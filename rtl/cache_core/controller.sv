==> flow/design.v <==
module controller #(
    parameter BLOCK_SIZE = 6,
    parameter BLOCKS = 1<<6,
    parameter WR_M_DATA_SIZE = 4
    )
    (
    input clk,
    input rst_n,
    input rw,
    input valid_in_c,
    output reg cache_ready,
    output reg hit_miss,
    output reg out_valid,
    input dirty,
    input match,
    input valid_tag,
    output reg [2:0] tag_replace,
    output reg [1:0] dirty_replace,
    output reg [2:0] data_replace,
    output reg [1:0] lru_replace,
    output [BLOCK_SIZE-1:0]count_out,
    input ready_wb,
    output reg valid_wb,
    input valid_ld,
    output reg ready_ld,
    output reg out_rw,
    output reg addr_valid_out
);
    reg [BLOCK_SIZE:0] counter, counter_next;
    reg [1:0] count_ctrl;
    typedef enum logic [2:0] { IDLE, HIT, WB, LD, R_DATA, W_DATA} states;
    states cs, ns;
    always_ff @(posedge clk) begin
        if(!rst_n) begin
            cs <= IDLE;
        end
        else begin
            cs <= ns;
        end
    end
    always_comb begin
        ns = IDLE;
        case (cs)
            IDLE    :   begin
                tag_replace = 3'b000;
                data_replace = 3'b000;
                valid_wb = 0;
                ready_ld = 1'b0;
                dirty_replace = 2'b00;
                lru_replace = 2'b00;
                out_rw = 1'b0;
                out_valid = 1'b0;
                hit_miss = 1'b0;
                addr_valid_out = 1'b0;
                count_ctrl = 2'b00;
                cache_ready = 1'b0;
                ns = HIT;
            end 
            HIT     :   begin
                tag_replace = 3'b111;
                data_replace = 3'b111;
                valid_wb = 0;
                ready_ld = 1'b0;
                dirty_replace = 2'b11;  
                out_rw = 1'b0;
                out_valid = 1'b0;
                hit_miss = 1'b0;
                lru_replace = 2'b11;
                addr_valid_out = 1'b0;
                count_ctrl = 2'b00;
                cache_ready = 1'b1;
                if(valid_in_c) begin
                    if (match) begin
                        lru_replace = 2'b01;
                        hit_miss = 1'b1;
                        ns = HIT;
                        if(rw) begin
                            data_replace = 3'b001;
                            dirty_replace = 2'b01;   
                        end
                        else begin
                            data_replace = 3'b010;
                            out_valid = 1'b1;
                        end
                    end
                    else begin
                        if (valid_tag) begin
                            if (dirty) begin
                                data_replace = 3'b101;
                                ns = WB;
                            end
                            else begin
                                ns = LD;
                            end
                        end
                        else begin
                            ns = LD;
                        end
                    end
                end
                else begin
                    ns = HIT;
                end
            end
            WB      :   begin
                tag_replace = 3'b010;
                data_replace = 3'b111;
                valid_wb = 1'b1;
                ready_ld = 1'b0;
                dirty_replace = 2'b11;
                out_rw = 1'b1;
                out_valid = 1'b0;
                hit_miss = 1'b0;
                lru_replace = 2'b11;
                addr_valid_out = 1'b1;
                count_ctrl = 2'b00;
                cache_ready = 1'b0;
                if (ready_wb) begin
                    tag_replace = 3'b111;
                    dirty_replace = 2'b10;
                    data_replace = 3'b101;
                    count_ctrl = 2'b01;
                    addr_valid_out = 1'b0;
                    ns = W_DATA;
                end
                else begin
                    ns = WB;
                end
            end
            LD      :   begin
                tag_replace = 3'b011;
                data_replace = 3'b111;
                valid_wb = 1'b0;
                ready_ld = 1'b1;
                dirty_replace = 2'b11;
                out_rw = 1'b0;
                out_valid = 1'b0;
                hit_miss = 1'b0;
                lru_replace = 2'b11;
                addr_valid_out = 1'b1;
                count_ctrl = 2'b00;
                cache_ready = 1'b0;
                if(valid_ld) begin
                    tag_replace = 3'b001;
                    count_ctrl = 2'b01;
                    ns = R_DATA;
                    data_replace = 3'b011;
                    addr_valid_out = 1'b0;
                end
                else begin
                   ns = LD; 
                end
            end
            R_DATA    :   begin
                tag_replace = 3'b111;
                data_replace = 3'b011;
                valid_wb = 1'b0;
                ready_ld = 1'b1;
                dirty_replace = 2'b11;
                out_rw = 1'b0;
                out_valid = 1'b0;
                hit_miss = 1'b0;
                lru_replace = 2'b11;
                addr_valid_out = 1'b0;
                count_ctrl = 2'b01;
                cache_ready = 1'b0;
                if(counter == BLOCKS) begin
                    lru_replace = 2'b10;
                    count_ctrl = 2'b00;
                    data_replace = 3'b111;
                    ready_ld = 1'b0;
                    ns = HIT;
                end
                else begin
                    ns = R_DATA;
                end
            end
            W_DATA  :   begin
                tag_replace = 3'b111;
                data_replace = 3'b101;
                valid_wb = 1'b1;
                ready_ld = 1'b0;
                dirty_replace = 2'b11;
                out_rw = 1'b1;
                out_valid = 1'b0;
                hit_miss = 1'b0;
                lru_replace = 2'b11;
                addr_valid_out = 1'b0;
                count_ctrl = 2'b01;
                cache_ready = 1'b0;
                if(counter == BLOCKS) begin
                    count_ctrl = 2'b00;
                    data_replace = 3'b111;
                    valid_wb = 1'b0;
                    ns = LD;
                end
                else begin
                    ns = W_DATA;
                end
            end
            default :   begin
                tag_replace = 3'b000;
                data_replace = 3'b000;
                valid_wb = 0;
                ready_ld = 1'b0;
                dirty_replace = 2'b00;
                lru_replace = 2'b00;
                out_rw = 1'b0;
                out_valid = 1'b0;
                hit_miss = 1'b0;
                addr_valid_out = 1'b0;
                count_ctrl = 2'b00;
                cache_ready = 1'b0;
                ns = IDLE;
            end
        endcase
    end
    always_comb begin
        counter_next = counter;
        if(count_ctrl == 2'b00) begin
            counter_next = {(BLOCK_SIZE+1){1'b0}};
        end
        else if (count_ctrl == 2'b01) begin
            counter_next = counter + WR_M_DATA_SIZE;
        end
    end
    always_ff @(posedge clk) begin
        counter <= counter_next;
    end
    assign count_out = counter[BLOCK_SIZE-1:0];
endmodule
* From RTL to reports: controller
Tool output for the design above, in the order of the flow. Lines are those of the file above, counted from 1. Operators carry their Yosys type and port widths (W data, S select, Z words). Library cell names are shortened. The mark n/a stands for no value.
Set-up: top controller, clock port clk, cell library sky130hd, library corner tt_025C_1v80

* After elaboration
Source: Yosys, flattened and elaborated, memories not mapped. Widths are those after wreduce; folded enables and synchronous resets count as part of the registers. Registers that Yosys merges into a memory's read port (data or address) are not register bits. Print and check cells do not count.
Storage and ports: input bits 9, bits in registers 10, elaborated cells 67
Cells by class: add/subtract/negate cells 1, muxes and demuxes 50, eq/ne operators 7, reductions and logical operators 7
Operators by type and width (number):
- $mux W3 | 9
- $mux W2 | 13
- $mux W1 | 19
- $pmux W3 S6 | 1
- $pmux W3 S5 | 1
- $pmux W2 S3 | 2
- $reduce_or A3 Y1 | 3
- $pmux W3 S3 | 1
- $add A7 B3 Y7 const B | 1
- $eq A7 B7 Y1 const B | 1
- $eq A3 B2 Y1 const B | 2
- $eq A3 B3 Y1 const B | 2
- $pmux W1 S2 | 3
- $reduce_or A2 Y1 | 2
- $eq A3 B1 Y1 const B | 1
- $logic_not A3 Y1 | 1
- $pmux W1 S3 | 1
- $eq A2 B1 Y1 const B | 1
- $logic_not A2 Y1 | 1

* Longest topological paths
Longest topological path by Yosys (ltp), each cell counted once; first at word level (registers and memories cut), then after technology mapping (sequential cells cut; the memories' decode and read muxes count).
Logic depth: depth after elaboration 5, ABC_AREA 0, gate-level depth with buffers 5, gate-level depth less buffers 5

* After synthesis
Yosys stat after the flow's synthesis: flattened, memories mapped to cells. It holds for the ABC_AREA given above (unset counts as 0); a run with the other value may have another netlist.
Synthesis totals: synthesis area 644.4 µm², flip-flops 11, standard cells after synthesis 81
Cells by type (number):
- dfxtp_1 | 11
- buf_4 | 6
- nand2_1 | 12
- nand3_1 | 7
- nand2b_1 | 5
- nor2_1 | 8
- a21oi_1 | 5
- ha_1 | 2
- xor2_1 | 2
- and4bb_4 | 1
- nand3b_1 | 2
- nor2b_1 | 2
- a2111o_1 | 1
- inv_1 | 3
- nand4bb_1 | 1
- o211a_1 | 1
- or4b_1 | 1
- or2_4 | 1
Other cell types: 10; their cells: 10.

* Path before layout
Path of least setup slack by OpenSTA after synthesis, without wires, with an ideal clock, recovery checks aside; 20% of the period is set as input and as output delay. Where synthesis merged equal registers, the netlist keeps one of their names.
Path after synthesis: kind flip-flop to output port, start point register counter[2], end point output lru_replace[0], clock period 1670 ps, buffers on the path 0, stages on the path 6, path delay 1228 ps, external output delay 334 ps, path slack 108 ps, data required time 1336 ps, launch time at the first pin 0 ps, arrival 1228 ps, period reached after synthesis 1562 ps
"path delay" is the arrival time less input delay plus setup time. At an output port there is no setup time. "stages on the path": output pins that drive a net of the path, with the launching flip-flop's if there is one; two outputs of one cell count as two. "period reached after synthesis" = period - worst setup slack (recovery checks aside). The figure is calculated, with input and output delays left at 20% of the set period. Between the ends stands the longest chain of elaborated cells between them, by number of cells; it is not shown to be the way that was timed. Of several equally long chains one is given. Each line given opens the expression or statement behind the cell; cells for indexed reads and writes are added by Yosys, which also makes memories of some case tables.
On the way, after synthesis: cells stage by stage dfxtp_1 inv_1 ha_1 nand4bb_1 nand2_1 or4b_1, cells in the longest elaborated chain 3
Ends and longest elaborated chain, after synthesis:
- start: declaration | RTL line 29 | reg [BLOCK_SIZE:0] counter, counter_next;
- start: assignment | RTL line 228 | counter <= counter_next;
- $eq A7 B7 Y1 | RTL line 167 | if(counter == BLOCKS) begin
- $mux W1 | RTL line 167
- $pmux W2 S3 | RTL line 43 | case (cs)
- end: declaration | RTL line 20 | output reg [1:0] lru_replace,

## Implementation results

Record of 2 stored runs of the RTL-to-layout flow on controller, platform sky130hd. The runs are unordered. Constraints: input delay and output delay 20% of the set period each, output load 0.01 pF.

* Run 1 | settings: period_ns 1.15; CORE_UTILIZATION 66; PLACE_DENSITY_LB_ADDON 0.04; CELL_PAD_IN_SITES_DETAIL_PLACEMENT 2; TNS_END_PERCENT 25; GPL_ROUTABILITY_DRIVEN 1; CTS_CLUSTER_SIZE 73; CAP_MARGIN 0; MIN_ROUTING_LAYER met2; CORE_MARGIN 2; SLEW_MARGIN 20 | unfinished; error FLW-0024 in placement
* Run 2 | settings: period_ns 1.31; CORE_UTILIZATION 64; SETUP_SLACK_MARGIN -0.02; PLACE_DENSITY_LB_ADDON 0.03; CELL_PAD_IN_SITES_GLOBAL_PLACEMENT 1; CELL_PAD_IN_SITES_DETAIL_PLACEMENT 1; GPL_ROUTABILITY_DRIVEN 0; CTS_CLUSTER_SIZE 60; CAP_MARGIN 0; CORE_MARGIN 2; SLEW_MARGIN 20 | unfinished; error FLW-0024 in placement
